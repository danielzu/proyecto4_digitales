==> flow/design.v <==
`timescale 1ns / 1ps
module Derivador #(parameter size=19)
	(
		input wire clk, rst, EN,
		input wire signed [size-1:0] yk,
		output wire signed [size-1:0] dk
    );
wire signed[size-1:0] NEG_yk;
wire signed[size-1:0] yk_yk1, yk1;
assign NEG_yk=-yk;
Reg_n #(size) Registro_yk1 (
    .In(NEG_yk), 
    .rst(rst), 
    .clk(clk), 
    .EN(EN), 
    .Out(yk1)
    );
Sumador #(size,1) Suma1
	(
		.A(yk),
		.B(yk1),
		.D(yk_yk1) 
    );
Multiplicador #(size,1) Mult_150 (
    .A(-19'sd150), 
    .B(yk_yk1), 
    .Multi(dk)
    );
endmodule
`timescale 1ns / 1ps
module I_PD #(parameter size=19) 
	(
		input wire clk, rst, EN,
		input wire signed [size-1:0] yk, rk,
		output wire signed[size-1:0] pidk
    );
wire signed[size-1:0] dk, ik, pk, ik_pk,Cpidk;
Derivador #(size) Derivador_k (
    .clk(clk), 
    .rst(rst), 
    .EN(EN), 
    .yk(yk), 
    .dk(dk)
    );
Integrador #(size) Integrador_k (
    .clk(clk), 
    .rst(rst), 
    .EN(EN), 
    .yk(yk), 
    .rk(rk), 
    .ik(ik)
    );
Proporcional #(size) Proporcional_k (
    .yk(yk), 
    .pk(pk)
    );
Sumador #(size,1) Restador_ik_pk (
    .A(dk), 
    .B(pk), 
    .D(ik_pk)
    );
Sumador #(size,1) Restador_pidk (
    .A(ik_pk), 
    .B(ik), 
    .D(Cpidk)
    );
Reg_n #(size) Registro_salida (
    .In(Cpidk), 
    .rst(rst), 
    .clk(clk), 
    .EN(EN), 
    .Out(pidk)
    );
endmodule
`timescale 1ns / 1ps
module Integrador #(parameter size=19)
	(
		input wire clk, rst, EN,
		input wire signed [size-1:0] yk, rk,
		output signed [size-1:0] ik
    );
wire signed [size-1:0] ek, ek_7, ik1;
wire signed[size-1:0] NEG_yk;
assign NEG_yk=-yk;
Sumador #(size,1) Error (
    .A(rk), 
    .B(NEG_yk), 
    .D(ek)
    );
Multiplicador #(size,1) Mult_7 (
    .A(19'd7), 
    .B(ek), 
    .Multi(ek_7)
    );
Sumador #(size,1) Suma_ik1 (
    .A(ek_7), 
    .B(ik1), 
    .D(ik)
    );
Reg_n #(size) Registro_ik1 (
    .In(ik), 
    .rst(rst), 
    .clk(clk), 
    .EN(EN), 
    .Out(ik1)
    );
endmodule
`timescale 1ns / 1ps
module Multiplicador #(parameter size=22, parameter sign=1)
	(
		input wire signed [size-1:0] A, B,
		output wire signed [size-1:0] Multi 
    );
reg signed[size*2-1:0] Multg;
always @ *
begin
	Multg=A*B;
	if (A=={size{1'b0}} | B=={size{1'b0}})
		Multg={(size*2){1'b0}};
	else
	begin
		if(A[size-1]==B[size-1]) 
		begin
			if(|Multg[size*2-1:size])
				Multg[size-1:0]={1'b0,{(size-1){1'b1}}};
		end
		else 
		begin
			if(~&Multg[size*2-1:size])
				Multg[size-1:0]={1'b1,{(size-1){1'b0}}};
		end
	end
end
assign Multi=Multg[size-1:0];
endmodule
`timescale 1ns / 1ps
module Proporcional #(parameter size=13) 
	(
		input wire signed[size-1:0] yk,
		output wire signed[size-1:0] pk
    );
Multiplicador #(size,1) Mult_18 (
    .A(-19'sd18), 
    .B(yk), 
    .Multi(pk)
    );
endmodule
`timescale 1ns / 1ps
module Reg_n# (parameter size=19)
	(
		input wire [size-1:0] In,
		input wire rst, clk, EN,
		output wire [size-1:0] Out
    );
reg [size-1:0] Reg;
always @(posedge clk , posedge rst)
begin
	if (rst) begin      
		Reg <= {size{1'b0}};
	end
	else if (EN) begin     
		Reg <= In;
	end
end
assign Out=Reg;
endmodule
`timescale 1ns / 1ps
module Sumador #(parameter size=22, parameter sign=1)
	(
		input wire signed [size-1:0] A,B,
		output wire signed [size-1:0] D
    );
reg signed [size-1:0] R;
always @ *
begin
	R=A+B;
	if(A[size-1]==1'b0 && B[size-1]==1'b0 && R[size-1]==1'b1) begin
		R={{sign{1'b0}},{(size-1){1'b1}}}; end
	else if (A[size-1]==1'b1 && B[size-1]==1'b1 && R[size-1]==1'b0) begin
		R={{sign{1'b1}},{(size-1){1'b0}}}; end
end
assign D=R;
endmodule
Step by step through the tools: I_PD
The steps from the RTL of I_PD to its reports follow in flow order.
Line numbers count from 1 in the design file above.
Cell names lack the library's common part.
The mark n/a stands for no value.

set-up
  top module = I_PD
  clock = clk
  cell library = sky130hd
  timing corner = tt_025C_1v80

After elaboration
Counts by Yosys on the flattened word-level netlist (proc, flatten, opt, wreduce; memories kept). Register bits leave out memories and registers merged into their read ports (data or address); mux counts leave out enables and synchronous resets folded into registers. Print and check cells are left out. Cells with the same type and inputs are merged into one.

storage and ports
  cells after elaboration = 78
  output and inout port bits = 19
  bits of input ports = 41
  latch bits = 0
  memories = 0
  clocked read ports x word width = 0
  memory bits (read-only) = 0
  flip-flop bits (word level) = 57
  bits in writable memories = 0

cells by class
  divide/modulo/power cells = 0
  shifts and indexed selects = 0
  $add $sub $neg = 6
  bitwise logic cells = 15
  multiplexer cells = 22
  reductions and logical operators = 29
  $lt $le $gt $ge = 0
  equal/unequal tests = 0
  multiply operators = 3

operators with widths
  cell                                                count
  two-way mux 19 bit                                  22
  multiplier 8 x 19 -> 27 bit (first input constant)  1
  multiplier 5 x 19 -> 24 bit (first input constant)  1
  adder 19 bit                                        5
  multiplier 4 x 19 -> 23 bit (first input constant)  1
  zero test 19 bit                                    3
  AND reduction 19 bit                                3
  OR reduction 19 bit                                 3
  logical AND 1 bit                                   20
  negator 19 bit                                      1
  NOT 1 bit                                           15

Depth
Depth = most cells in a row (Yosys ltp): at word level without a register or memory, in the mapped netlist without a sequential cell, where the memories' decode and read muxes count.

logic depth
  depth after elaboration = 21
  ABC_AREA = 0
  gate-level depth with buffers = 63
  gate-level depth less buffers = 60

Synthesis result
The flow's flattened synthesis, as Yosys stat reports it; memories are mapped. The netlist is that of the ABC_AREA named above (0 if unset); the other value can give another one.
Totals and module areas in this step are rounded.

cell types
  type      count  area in all (um2)
  ha_1      310    3878.72
  fa_1      114    2.28E+03
  dfrtp_1   57     1.43E+03
  inv_1     274    1.03E+03
  a21oi_1   146    730.701
  xnor2_1   83     726.947
  o21ai_0   97     485.466
  nand2_1   120    450.432
  xor2_1    50     437.92
  a21o_1    58     435.418
  nor2_1    105    394.128
  nor3_1    59     295.283
  a211oi_1  35     262.752
  mux2_2    23     258.998
  o21a_1    29     217.709
  nand3_1   40     200.192
  a31oi_1   25     156.4
  o21bai_1  19     142.637

Not listed: further types 71, cells in them 315.

synthesis totals
  mapped area = 16200 um2
  standard cells after synthesis = 1959
  mapped flip-flops = 57

By module: a second synthesis without flattening, with its own total; a netlist apart from the flattened one above.

unflattened totals
  cells (unflattened synthesis) = 5615
  area total of the unflattened synthesis = 51300 um2

Each row is one instance without its submodules.

by module
  module                  sequential area (um2)  area (um2)  instances  cells
  Multiplicador           0.0                    14300       3          1546
  Sumador                 0.0                    1100        5          152
  Reg_n (size=19)         475                    762         3          41
  Derivador (size=19)     0.0                    335         1          46
  Integrador (size=19)    0.0                    335         1          46
  Proporcional (size=19)  0.0                    7.5         1          2
  I_PD                    0.0                    0.0         1          0

Timing after synthesis
OpenSTA on the mapped netlist: ideal clock, no wires. The path of least setup slack (recovery checks aside). Input and output delay are each 20% of the period. Register names are those of the netlist, which keeps one name where synthesis merged equal registers.

timing path after synthesis
  path type = input-to-reg
  start point = input port yk[2]
  end point = register Registro_salida.Reg[10]
  clock period = 16.2 ns
  path slack = 0.514 ns
  required time = 16.063 ns
  path buffers = 5
  stages on the path = 62
  input delay = 3.240 ns
  setup time = 0.137 ns
  path delay = 12.446 ns
  arrival = 15.549 ns
  synthesis period reached = 15.686 ns

"path delay" = arrival - input delay + setup time.
"stages on the path": output pins that drive a net of the path, with the launching flip-flop's if there is one; two outputs of one cell count as two.
"synthesis period reached" = period - worst setup slack (recovery checks aside). The figure is calculated, with input and output delays left at 20% of the set period.
The rows between start and end are the longest chain of elaborated cells between them; the timing report does not say that the signal goes this way. Where chains are equally long, one stands for them.
A line is the first line of the expression or statement that the cell stems from. Yosys adds cells for indexed reads and writes and turns some case tables into memories.

on the way, after synthesis
  path through = inv_1 ha_1 nor2b_1 and3_1 and3_1 nand2_1 xnor2_1 ha_1 a21o_1 a211o_1 o22ai_1 o21bai_4 mux2i_1 nand3_1 clkbuf_1 o21ai_0 inv_1 ha_1 [26 not listed] nand2_1 fa_1 nand2_1 clkbuf_1 clkbuf_1 nand2_1 ha_1 inv_1 o21bai_1 a21oi_1 o31a_1 a211oi_1 nor2_1 nand3_1 nand3_1 a21boi_1 clkbuf_1 a21oi_1
  cells in the longest elaborated chain = 21

RTL lines, path after synthesis
  element                      line  RTL
  start: declaration           34    input wire signed [size-1:0] yk, rk,
  negator 19 bit               84    assign NEG_yk=-yk;
  adder 19 bit                 176   R=A+B;
  NOT 1 bit                    179   else if (A[size-1]==1'b1 && B[size-1]==1'b1 && R[size-1]==1'b0) begin
  logical AND 1 bit            179
  two-way mux 19 bit           179
  two-way mux 19 bit           177   if(A[size-1]==1'b0 && B[size-1]==1'b0 && R[size-1]==1'b1) begin
  multiplier 4 x 19 -> 23 bit  117   Multg=A*B;
  [7 not listed]               n/a
  two-way mux 19 bit           179
  two-way mux 19 bit           177
  adder 19 bit                 176
  NOT 1 bit                    179
  logical AND 1 bit            179
  two-way mux 19 bit           179
  two-way mux 19 bit           177
  end: assignment              159   Reg <= {size{1'b0}};
  end: assignment              162   Reg <= In;
  end: declaration             155   reg [size-1:0] Reg;

Some nets on the timed path still bear RTL names; the line given drives or declares the net.

nets with RTL names, path after synthesis
  net                              line  RTL
  Derivador_k.NEG_yk[11]           10    assign NEG_yk=-yk;
  Integrador_k.Registro_ik1.In[3]  177

Path in the finished layout
Path of least setup slack in the final report of stored run 1 (OpenROAD, finished layout, wires in). Where an end is a register, its clock arrival counts in the times.

timing path post-layout
  path type = input-to-reg
  start point = input port yk[0]
  end point = register Registro_salida.Reg[4]
  stages on the path = 59
  path slack = 4.63 ns
  arrival = 20.38 ns
  input delay = 4.96 ns
  setup time = 0.16 ns
  clock period = 24.8 ns
  required time = 25.01 ns
  path buffers = 3

The rows between start and end are the longest chain of elaborated cells between them; the timing report does not say that the signal goes this way. Where chains are equally long, one stands for them.

on the way, post-layout
  path through = clkdlybuf4s50_1 inv_1 ha_1 nand4_1 nor2_1 nand4_1 inv_1 nand2_1 xnor2_1 buf_4 inv_1 ha_1 nor3b_1 mux2i_1 nand3_1 o21ai_0 inv_1 ha_1 [23 not listed] a211o_1 a21o_1 nand3_1 nand2_1 fa_1 nor2b_1 nor2_1 ha_1 fa_1 a21oi_1 o21bai_1 a21oi_1 o31a_1 a211oi_1 o211ai_1 nand3_1 a21boi_2 a21oi_1
  cells in the longest elaborated chain = 21

RTL lines, path post-layout
  element                      line  RTL
  start: declaration           34    input wire signed [size-1:0] yk, rk,
  negator 19 bit               84    assign NEG_yk=-yk;
  adder 19 bit                 176   R=A+B;
  NOT 1 bit                    179   else if (A[size-1]==1'b1 && B[size-1]==1'b1 && R[size-1]==1'b0) begin
  logical AND 1 bit            179
  two-way mux 19 bit           179
  two-way mux 19 bit           177   if(A[size-1]==1'b0 && B[size-1]==1'b0 && R[size-1]==1'b1) begin
  multiplier 4 x 19 -> 23 bit  117   Multg=A*B;
  [7 not listed]               n/a
  two-way mux 19 bit           179
  two-way mux 19 bit           177
  adder 19 bit                 176
  NOT 1 bit                    179
  logical AND 1 bit            179
  two-way mux 19 bit           179
  two-way mux 19 bit           177
  end: assignment              159   Reg <= {size{1'b0}};
  end: assignment              162   Reg <= In;
  end: declaration             155   reg [size-1:0] Reg;

Some nets on the timed path still bear RTL names; the line given drives or declares the net.

nets with RTL names, path post-layout
  net                              line  RTL
  Derivador_k.NEG_yk[18]           10    assign NEG_yk=-yk;
  Integrador_k.Registro_ik1.In[0]  177

==> results <==
I_PD through Yosys and OpenROAD on sky130hd: 2 stored runs, unordered, with their settings and measured results. The constraints put input and output delay at 20% of the set period each and load the outputs with 0.01 pF.
"clock period achieved" means the clock period less the worst setup slack. The figure is calculated, with input and output delays left at 20% of the set period.
"worst path time" is the time allowed to the run's worst setup path (the clock period less input and output delay, where it has them) less its slack. Clock arrival times count: a late capture clock shortens it, a late launch clock lengthens it.
Measured values are rounded.
Among the settings, - means not set for that run.

item                                          stored run 1  stored run 2
period_ns                                     24.8          9.56
CORE_UTILIZATION                              24            20
CELL_PAD_IN_SITES_GLOBAL_PLACEMENT            3             -
CTS_CLUSTER_SIZE                              65            -
CTS_CLUSTER_DIAMETER                          362           -
CAP_MARGIN                                    30            20
MIN_ROUTING_LAYER                             met2          -
CORE_MARGIN                                   2             2
SLEW_MARGIN                                   20            25
SETUP_SLACK_MARGIN                            -             -0.04
PLACE_DENSITY_LB_ADDON                        -             0.06
HOLD_SLACK_MARGIN                             -             0.27
MAX_ROUTING_LAYER                             -             met5
smallest hold slack (ns)                      0.520         0.514
die size (um2)                                69800         83500
worst setup slack after layout (ns)           4.63          -4.00
sum of negative setup slack (ns)              0.000         -117
utilization after routing (%)                 27.1          32.4
standard-cell area of the final layout (um2)  18200         26100
worst path time (ns)                          15.21         11.64
worst setup path kind                         input-to-reg  input-to-reg
chip area in the Yosys report (um2)           16200         16200
clock period achieved (ns)                    20.172        13.556
